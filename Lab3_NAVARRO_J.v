==> flow/design.v <==
module Lab3_NAVARRO_J(clk, rst, player1Button, accessControlSwitch, accessButton, player2Button, player2Input,
tensDigit, onesDigit, greenLED1, redLED1, greenLED2, redLED2, randomNumber1, sum, player2InputDisplay, 
tensDigitDisplay, onesDigitDisplay);
	input clk, rst, player1Button, accessButton, player2Button;  
	input [3:0] accessControlSwitch, player2Input, tensDigit, onesDigit;
	output greenLED1, redLED1, greenLED2, redLED2;
	output [6:0] randomNumber1, sum, player2InputDisplay, tensDigitDisplay, onesDigitDisplay;
	wire buttonOutputAccess, buttonOutputPlayer2, loadPlayer1Pass, loadPlayer2Pass, noBorrowDown;
	wire enable, reconfigButton, pulseOut;
	wire [3:0] randomNum, onesDigitWire, tensDigitWire, player2InputWire, sumCalculated;
	buttonShaper buttonShaperAccess(clk, rst, accessButton, buttonOutputAccess);
	buttonShaper buttonSahperPlayer2(clk, rst, player2Button, buttonOutputPlayer2);
	accessController accessController1(clk, rst, player1Button, buttonOutputPlayer2, accessControlSwitch, buttonOutputAccess,
	loadPlayer1Pass, loadPlayer2Pass, greenLED2, redLED2, noBorrowDown, reconfigButton, enable);
	loadRegister loadRegisterPlayer2(clk, rst, loadPlayer2Pass, player2Input, player2InputWire);
	oneSecondTimer oneSecondTimer1(clk, rst, enable, pulseOut);
	trueRNG randomNumberGenerator(clk, rst, loadPlayer1Pass, randomNum);
	twoDigitTimer twoDigitTimer1(clk, rst, pulseOut, reconfigButton, onesDigit, tensDigit, onesDigitWire, 
	tensDigitWire, noBorrowDown);
	adder adderSumTotal(randomNum, player2InputWire, sumCalculated);
	ledToggle ledToggle1(sumCalculated, redLED1, greenLED1);
	sevenSegDecoder randomNum1(randomNum, randomNumber1);
	sevenSegDecoder sum1(sumCalculated, sum);
	sevenSegDecoder player2(player2InputWire, player2InputDisplay);
	sevenSegDecoder onesDigit1(onesDigitWire, onesDigitDisplay);
	sevenSegDecoder tensDigit1(tensDigitWire, tensDigitDisplay);
endmodule 
module Timer100MS(clk, rst, enable, pulseOut);
	input clk, rst, enable;
	output pulseOut;
	wire msPulse;
	oneMSTimer oneMSTimer_1(clk, rst, enable, msPulse);
	countTo100 countTo100_1(clk, rst, enable, msPulse, pulseOut);
endmodule 
module accessController(clk, rst, loadPlayer1, loadPlayer2, passWord, passWordEnter, loadPlayer1Pass, loadPlayer2Pass, green, red, noBorrowDown, reconfigButton, enable);
	input clk, rst, loadPlayer1, loadPlayer2, passWordEnter, noBorrowDown;
	input [3:0] passWord;
	output loadPlayer1Pass, loadPlayer2Pass, green, red, reconfigButton, enable;
	reg loadPlayer1Pass, loadPlayer2Pass, green, red, reconfigButton, enable;
	reg passWordFlag;
	reg [3:0] state;
	parameter state0 = 4'b0000, state1 = 4'b0001;
	parameter state2 = 4'b0010, state3 = 4'b0011;
	parameter state4 = 4'b0100, state5 = 4'b0101;
	parameter state6 = 4'b0110, state7 = 4'b0111;
	parameter state8 = 4'b1000, state9 = 4'b1001;
	always @ (posedge clk)
		begin
			if(rst == 0)
				begin
					state <= state0;
					passWordFlag = 1'b1;
				end
			else
				begin
					case(state)
						state0:
							begin
								loadPlayer1Pass <= 1'b1;  
								loadPlayer2Pass <= 1'b0;
								green <= 1'b0;
								red <= 1'b1;
								passWordFlag = 1'b1;
								if(passWordEnter == 1'b1)
									begin
										if(passWord == 4'b0100)
											begin
											end
										else
											begin
												passWordFlag = 1'b0;
											end
										state <= state1;
									end
								else
									begin
										state <= state0;
									end
							end
						state1:
							begin
								loadPlayer1Pass <= 1'b1;  
								loadPlayer2Pass <= 1'b0;
								green <= 1'b0;
								red <= 1'b1;
								if(passWordEnter == 1'b1)
									begin
										if(passWord == 4'b0010)
											begin
											end
										else
											begin
												passWordFlag = 1'b0;
											end
										state <= state2;
									end
								else
									begin
										state <= state1;
									end
							end
						state2:
							begin
								loadPlayer1Pass <= 1'b1;  
								loadPlayer2Pass <= 1'b0;
								green <= 1'b0;
								red <= 1'b1;
								if(passWordEnter == 1'b1)
									begin
										if(passWord == 4'b0000)
											begin
											end
										else
											begin
												passWordFlag = 1'b0;
											end
										state <= state3;
									end
								else
									begin
										state <= state2;
									end
							end
						state3:
							begin
								loadPlayer1Pass <= 1'b1;  
								loadPlayer2Pass <= 1'b0;
								green <= 1'b0;
								red <= 1'b1;
								if(passWordEnter == 1'b1)
									begin
										if(passWord == 4'b0111)
											begin
											end
										else
											begin
												passWordFlag = 1'b0;
											end
										state <= state4;
									end
								else
									begin
										state <= state3;
									end
							end
						state4:
							begin
								if(passWordFlag == 1'b0)
									begin
										state <= state0;			
									end
								else
									begin
										state <= state5;
									end
							end
						state5:
							begin
								red <= 1'b0;
								green <= 1'b1;
								state <= state6;
							end
						state6:
							begin
								if(passWordEnter == 1)
									begin
										reconfigButton <= 1;
										state <= state7;
									end
								else
									begin
										state <= state6;
									end
							end
						state7:
							begin
								reconfigButton <= 0;
								if(passWordEnter == 1)
									begin
										state <= state8;	
									end
								else
									begin
										state <= state7;
									end
							end
						state8:
							begin
								enable <= 1;
								loadPlayer1Pass <= loadPlayer1;  
								loadPlayer2Pass <= loadPlayer2;
								if(noBorrowDown == 1)
									begin
										state <= state9;
									end
								else
									begin
										state <= state8;
									end
							end
						state9:
							begin
								enable <= 0;
								loadPlayer1Pass <= 1'b1;  
								loadPlayer2Pass <= 1'b0;
								if(passWordEnter == 1)
									begin
										reconfigButton <= 1;
										state <= state7;
									end
								else
									begin
										state <= state9;
									end						
							end
						default:
							begin
								state <= state0;
								passWordFlag = 1'b1;
							end
					endcase
				end
		end
endmodule
module adder(num1, num2, sum);
	input [3:0] num1, num2;
	output [3:0] sum;
	reg [3:0] sum;
	always @ (num1, num2)
		begin
			sum = num1 + num2;
		end
endmodule 
module buttonShaper(clk, rst, buttonInput, buttonOutput); 
	input clk, rst, buttonInput;
	output buttonOutput;
	reg buttonOutput;
	reg [1:0] state, nextState;
	parameter initialState = 2'b00;
	parameter pulseState = 2'b01;
	parameter waitState = 2'b10;
	parameter state3 = 2'b11;
	always @ (posedge clk)
		begin
			if(rst == 0)  
				begin
					state <= initialState;
				end
			else
				begin
					state <= nextState;
				end
		end
	always @ (state, buttonInput)
		begin
			case(state)
				initialState:
					begin
						buttonOutput = 1'b0;
						if(buttonInput == 1)
							begin
								nextState <= initialState;
							end
						else
							begin
								nextState <= pulseState;
							end
					end
				pulseState:
					begin
						buttonOutput = 1'b1;
						nextState <= waitState;
					end
				waitState:
					begin
						buttonOutput = 1'b0;
						if(buttonInput == 1)
							begin
								nextState <= initialState;
							end
						else
							begin
								nextState <= waitState;
							end
					end
				default:
					begin
						buttonOutput = 1'b0;
						nextState = initialState;
					end
			endcase
		end
endmodule 
module countTo10(clk, rst, enable, pulseIn, pulseOut);
	input clk, rst, enable, pulseIn;
	output reg pulseOut;
	reg [3:0] count;
	always @ (posedge clk)
		begin
			if(enable == 0)
				begin 
				end
			else
				begin
					if(rst == 0)
						begin
							count <= 0;
							pulseOut <= 0;
						end
					else 
						begin
							if( pulseIn == 1 && ((count == 9) | (count > 9)))  
								begin
									count <= 0;
									pulseOut <= 1;	
								end
							else if (pulseIn == 1)
								begin
									count <= count + 1;
									pulseOut <= 0;
								end
							else
								begin
									pulseOut <= 0;
								end
						end
				end
		end
endmodule
module countTo100(clk, rst, enable, pulseIn, pulseOut);
	input clk, rst, enable, pulseIn;
	output reg pulseOut;
	reg [6:0] count;
	always @ (posedge clk)
		begin
			if(enable == 0)
				begin 
				end
			else
				begin
					if(rst == 0)
						begin
							count <= 0;
							pulseOut <= 0;
						end
					else 
						begin
							if(pulseIn == 1)  
								begin
										if((count == 99) | (count> 99))
											begin
												pulseOut = 1;
												count <= 0;
											end
										else
											begin
												pulseOut <= 0;
												count <= count + 1;	
											end	
								end
							else
								begin
									pulseOut <= 0;
								end
						end
				end
		end
endmodule
module counter(clk, rst, buttonIn, countOutput);
	input clk, rst, buttonIn;
	output reg [3:0] countOutput;
	reg [3:0] count;
	assign buttonCount = ~buttonIn;
	always @ (posedge clk)
		begin
			if(rst == 0)
				begin
					count <= 0;
				end
			else if((count == 15) | (count > 15))
				begin
					count <= 0;		
				end
			else
				begin
					if( buttonCount == 1)
						begin
							count <= count + 1;
						end
					else
						begin
							countOutput <= count;
						end
				end
		end
endmodule
module digitTimer(clk, rst, confirmButtonNum, timeAmountInput, borrowUp, noBorrowUp, 
borrowDown, noBorrowDown, timeToDisplay);
	input clk, rst, confirmButtonNum, noBorrowUp, borrowDown;
	output reg borrowUp, noBorrowDown;
	input [3:0] timeAmountInput;
	reg [3:0] timeAmount;
	output reg [3:0] timeToDisplay;
		always @ (posedge clk)
		begin
			if(rst == 0)
				begin
					timeToDisplay <= 0;
					timeAmount <= 0;
				end
			else
				begin
					if(confirmButtonNum == 1)
						begin
							if(timeAmountInput > 9)
								begin 
									timeAmount <= 9;
								end
							else
								begin
									timeAmount <= timeAmountInput;
								end
							timeToDisplay <= timeAmount;
							if(timeAmount == 0)
								begin
									noBorrowDown <= 1;
								end
							else
								begin
									noBorrowDown <= 0;
								end
						end
					else
						begin
							timeToDisplay <= timeAmount;
							if( borrowDown == 1)
								begin
									if(timeAmount > 0)
										begin
											if(timeAmount == 1 && noBorrowUp == 1)
												begin
													borrowUp <= 1;
													timeToDisplay <= 0;
													timeAmount <= 0;
													noBorrowDown <= 1;
												end
											else
												begin
													timeAmount <= timeAmount - 1;
													timeToDisplay <= timeAmount;
													noBorrowDown <= 0;
													borrowUp <= 0;  
												end
										end
									else if(timeAmount == 0)
											begin
												timeToDisplay <= 0;  
												if(noBorrowUp == 1)
													begin
													end
												else if(noBorrowUp == 0)
													begin
														timeAmount <= 9;
														timeToDisplay <= timeAmount;
													end
												borrowUp <= 1;
											end
								end
							else
								begin
									if(timeAmount==0)
										begin
											if(noBorrowUp==0)
												begin
													noBorrowDown<=0;
												end
											else
												begin
													borrowUp<=0;
													noBorrowDown<=1;
												end
										end
									else
										begin
											noBorrowDown<=0;
											borrowUp<=0;
										end
								end
						end
				end
		end
endmodule 
module ledToggle(sum, red, green);
	input [3:0] sum;
	output red, green;
	reg red, green;
	always @ (sum)
		begin
		if (sum == 15)
			begin
			red = 0;
			green = 1;
			end 
		else
			begin
			red = 1; 
			green = 0;
		end
	end
endmodule			
module loadRegister(clk, rst, loadPlayer, playerInput, playerOutput);
	input clk, rst, loadPlayer;
	input [3:0] playerInput;
	output [3:0] playerOutput;
	reg [3:0] playerOutput;
	always @ (posedge clk)
		begin
			if(rst == 0)
				begin
					playerOutput <= 0;
				end
			else
				begin
					if(loadPlayer == 1) 
						begin
							playerOutput <= playerInput;
						end
				end
		end
endmodule 
module oneMSTimer(clk, rst, enable, pulseOut);
	input clk, rst, enable;
	output reg pulseOut;
	reg [15:0] count;
	always @ (posedge clk)
		begin
			if(enable == 0)
				begin 
				end
			else
				begin
					if(rst == 0)
						begin
							count <= 0;
							pulseOut <= 0;
						end
					else 
						begin
						if((count == 49999) | (count > 49999))  
						begin
							count <= 0;
							pulseOut <= 1;	
						end
						else 
						begin
							count <= count + 1;
							pulseOut <= 0;
						end
						end
				end
		end
endmodule
module oneSecondTimer(clk, rst, enable, pulseOut);
	input clk, rst, enable;
	output pulseOut;
	wire ms100pulse;
	Timer100MS Timer100MS1(clk, rst, enable, ms100pulse);
	countTo10 countTo10_1(clk, rst, enable, ms100pulse, pulseOut);		
endmodule
module sevenSegDecoder(numIn, numOut);
	input [3:0] numIn;
	output [6:0] numOut;
	reg [6:0] numOut;
	always @ (numIn)
		begin
		case(numIn)
			4'b0000: begin numOut = 7'b1000000; end
			4'b0001: begin numOut = 7'b1111001; end
			4'b0010: begin numOut = 7'b0100100; end
			4'b0011: begin numOut = 7'b0110000; end
			4'b0100: begin numOut = 7'b0011001; end
			4'b0101: begin numOut = 7'b0010010; end
			4'b0110: begin numOut = 7'b0000010; end
			4'b0111: begin numOut = 7'b1111000; end
			4'b1000: begin numOut = 7'b0000000; end
			4'b1001: begin numOut = 7'b0011000; end
			4'b1010: begin numOut = 7'b0001000; end
			4'b1011: begin numOut = 7'b0000011; end
			4'b1100: begin numOut = 7'b1000110; end
			4'b1101: begin numOut = 7'b0100001; end
			4'b1110: begin numOut = 7'b0000110; end
			4'b1111: begin numOut = 7'b0001110; end
			default: begin numOut = 7'b1111111; end
		endcase
	end
endmodule 
module trueRNG(clk, rst, buttonIn, randomNum);
	input clk, rst, buttonIn;
	output [3:0] randomNum;
	counter count1(clk, rst, buttonIn, randomNum);
endmodule
module twoDigitTimer(clk, rst, oneSecTime, timeInput1Button, timeInput1, timeInput10, timeToDisplay1, timeToDisplay10, noBorrowDown1);
	input clk, rst, oneSecTime, timeInput1Button;
	input [3:0] timeInput1, timeInput10;
	output [3:0] timeToDisplay1, timeToDisplay10;
	output noBorrowDown1;
	wire borrowUp1, noBorrowDown10;
	wire dontCare;
	digitTimer digitTimer1(clk, rst, timeInput1Button, timeInput1, borrowUp1, noBorrowDown10, oneSecTime, noBorrowDown1, timeToDisplay1);
	digitTimer digitTimer10(clk, rst, timeInput1Button, timeInput10, dontCare, 1, borrowUp1, noBorrowDown10, timeToDisplay10);
endmodule 
# Step by step through the tools: Lab3_NAVARRO_J
# What the tools print for Lab3_NAVARRO_J, step after step.
# Line numbers count from 1 in the design file above.
# Library cell names are shortened.
# Not given: -
# inputs
top	Lab3_NAVARRO_J
clk_port	clk
cell_library	sky130hd
pvt_corner	tt_025C_1v80

# After elaboration
# Counts by Yosys on the flattened word-level netlist (proc, flatten, opt, wreduce; memories kept). Print and check cells are left out.
# Memory sizes are those after Yosys's memory passes, which may raise the word count (mostly to a power of two), join words into wider ones and drop unused or constant bits.
# bits
ff_bits	68
rom_bits	560
clocked_rd_ports_x_width	28
memories	5
input_bits	21
out_inout_bits	39
# mem_list
memory	size	word_bits	read_ports	write_ports	line	source
(name not given)	16	7	1	0	576	case(numIn)
(name not given)	16	7	1	0	576
(name not given)	16	7	1	0	576
(name not given)	16	7	1	0	576
(name not given)	16	7	1	0	576
# op_classes
add_sub_neg	7
compare	8
eq_ne	37
muxes	87
bitwise	8
n_reduce_logical	37
# op_table
op	n
two-way mux 4 bit	31
parallel mux 4 bit (select 10 bit)	1
two-way mux 1 bit	39
equality test 4 x 3 -> 1 bit with constant B	6
equality test 4 bit with constant B	5
AND reduction 2 bit	9
adder 16 x 1 -> 16 bit with constant B	1
greater-than comparator 16 bit with constant B	1
equality test 16 bit with constant B	1
greater-than comparator 4 bit with constant B	4
logical NOT 4 bit	4
two-way mux 7 bit	2
nonzero test 2 bit	6
equality test 4 x 1 -> 1 bit with constant B	3
equality test 4 x 2 -> 1 bit with constant B	3
parallel mux 2 bit (select 3 bit)	2
parallel mux 1 bit (select 2 bit)	6
!= test 2 x 1 -> 1 bit with constant B	5
AND reduction 3 bit	3
OR reduction 2 bit	4
adder 4 x 1 -> 4 bit with constant B	2
subtractor 4 x 1 -> 4 bit with constant B	2
greater-than comparator 4 x 1 -> 1 bit with constant B	2
adder 7 x 1 -> 7 bit with constant B	1
greater-than comparator 7 bit with constant B	1
equality test 7 bit with constant B	1
AND reduction 7 bit	1
!= test 2 bit with constant B	3
# Not listed: further kinds 18, cells in them 35.

# Depth
# Longest topological path by Yosys (ltp), each cell counted once; first at word level (registers and memories cut), then after technology mapping (sequential cells cut; the memories' decode and read muxes count).
# logic_depth
word_depth	7
abc_area	0
ltp_mapped	11
mapped_depth_nobuf	11

# After synthesis
# Source: synth_stat.txt of the flow (Yosys; design flattened, memories mapped). It holds for the ABC_AREA given above (unset counts as 0); a run with the other value may have another netlist.
# Totals and module areas in this step are rounded.
# mapped
cell_count	588
yosys_area_um2	5630
sequential_area_um2	2510
ffs	104
buf_cells	19
# types
cell_type	n	type_area_um2
edfxtp_1	43	1.29E+03
dfxtp_1	61	1.22E+03
ha_1	42	525.504
nor2_1	62	232.723
nand2_1	46	172.666
mux2i_1	17	170.163
xnor2_1	17	148.893
inv_1	39	146.39
a21oi_1	28	140.134
o21ai_0	28	140.134
nand3_1	23	115.11
xor2_1	13	113.859
nor3_1	15	75.072
and3_1	11	68.816
a31oi_1	9	56.304
clkbuf_1	15	56.304
mux2_2	5	56.304
nor2_2	9	56.304
# Other cell types: 46; their cells: 105.
# The figures by module come from a second, unflattened synthesis with its own total; it is not the netlist above.
# unflattened
cells_unflattened	577
area_unflattened_um2	5680
# Rows give one instance, submodules left out.
# modules
mod	instances	cells	area_um2
sevenSegDecoder	5	35	268
digitTimer	2	66	611
oneMSTimer	1	82	940
accessController	1	65	719
countTo100	1	34	432
counter	1	22	294
countTo10	1	24	280
buttonShaper	2	9	90.1
loadRegister	1	13	156
adder	1	9	100
ledToggle	1	2	15.0
twoDigitTimer	1	1	3.8
Lab3_NAVARRO_J	1	0	0.0
Timer100MS	1	0	0.0
# Further modules, not shown: 2.

# Path before layout
# OpenSTA on the mapped netlist: ideal clock, no wires. The path of least setup slack (recovery checks aside). Input and output delay are each 20% of the period. Register names are those of the netlist, which keeps one name where synthesis merged equal registers.
# synth_path
kind	flip-flop to output port
startpoint	reg randomNumberGenerator.count1.countOutput[0]
endpoint	out greenLED1
clock_period_ns	2.73
launch_ns	0.000
t_arrival_ns	2.094
slack_ns	0.090
delay_ns	2.094
driving_pins	7
n_path_buf	0
synth_period_reached_ns	2.64
# "delay_ns" is the arrival time less input delay plus setup time.
# At an output port there is no setup time.
# "driving_pins" counts driving pins, that of a launching flip-flop among them; a cell with two outputs on the path counts twice.
# "synth_period_reached_ns" is the clock period less the worst setup slack; recovery checks do not enter. This is arithmetic on one report: input and output delays are still those of the set period (20% each).
# Between the ends stands the longest chain of elaborated cells between them, by number of cells; it is not shown to be the way that was timed. Of several equally long chains one is given.
# A line is the first line of the expression or statement that the cell stems from. Yosys adds cells for indexed reads and writes and turns some case tables into memories.
# synth_via
path_cell_list	edfxtp_1 > ha_1 > fa_1 > xor2_1 > nand2_1 > or2_2 > inv_1
elab_chain_len	3
cone_cells	3
cone_classes	1 x add/sub; 1 x eq/ne; 1 x mux
# synth_lines
element	line	source
start, declared	371	output reg [3:0] countOutput;
start, assigned	392	countOutput <= count;
adder 4 bit	231	sum = num1 + num2;
equality test 4 bit	499	if (sum == 15)
two-way mux 1 bit	499
end, declared	6	output greenLED1, redLED1, greenLED2, redLED2;

# Worst path after layout
# Path of least setup slack in the final report of record 1 (OpenROAD, finished layout, wires in). Where an end is a register, its clock arrival counts in the times.
# layout_path
kind	flip-flop to output port
startpoint	reg randomNumberGenerator.count1.countOutput[0]
endpoint	out greenLED1
clock_period_ns	5.13
launch_ns	0.34
t_arrival_ns	3.09
slack_ns	1.02
driving_pins	8
n_path_buf	1
# Between the ends stands the longest chain of elaborated cells between them, by number of cells; it is not shown to be the way that was timed. Of several equally long chains one is given.
# layout_via
path_cell_list	edfxtp_1 > ha_1 > fa_1 > xor2_1 > nand2_1 > or2_2 > inv_1 > clkdlybuf4s50_1
elab_chain_len	3
cone_cells	3
cone_classes	1 x add/sub; 1 x eq/ne; 1 x mux
# layout_lines
element	line	source
start, declared	371	output reg [3:0] countOutput;
start, assigned	392	countOutput <= count;
adder 4 bit	231	sum = num1 + num2;
equality test 4 bit	499	if (sum == 15)
two-way mux 1 bit	499
end, declared	6	output greenLED1, redLED1, greenLED2, redLED2;

# Module Lab3_NAVARRO_J, platform sky130hd: 2 stored runs of the flow (Yosys, OpenROAD) with differing settings, in no particular order. Input and output delays are each 20% of the period that was set; the output load is 0.01 pF.
# "clock_period_reached_ns" is the run's clock period less its worst setup slack. It is reckoned from that one timing run; input and output delays stay at 20% of the period that was set.
# "worst_path_time_ns" = time allowed to the worst setup path (clock period - input delay - output delay, where it has them) - its slack; a late launch clock adds to it, a late capture clock takes from it.
# By "power_mw" is meant OpenSTA's value without simulated activity: inputs other than the clock are taken to toggle once in ten clock periods, and the tool carries that through the logic.
# Results are given in rounded form.
# Settings: n/a = not set for that run.
run	period_ns	CORE_UTILIZATION	PLACE_DENSITY_LB_ADDON	CORE_MARGIN	CTS_CLUSTER_SIZE	CTS_CLUSTER_DIAMETER	CAP_MARGIN	MAX_ROUTING_LAYER	SLEW_MARGIN	synth_chip_area_um2	design.die.area_um2	cell_area_final_um2	post_route_util_pct	setup_ws_ns	setup_tns_ns	ws_hold_ns	power_mw	clock_period_reached_ns	worst_path_time_ns	worst_path_kind
record 1	5.13	53	0.03	7	63	214	15	met4	20	5630	13700	6500	63.0	1.02	0.000	0.473	1.75	4.113	3.09	flip-flop to output port
record 2	3.13	40	n/a	2	n/a	n/a	20	n/a	20	5630	15100	6770	48.9	0.111	0.000	0.477	3.26	3.019	2.39	flip-flop to output port
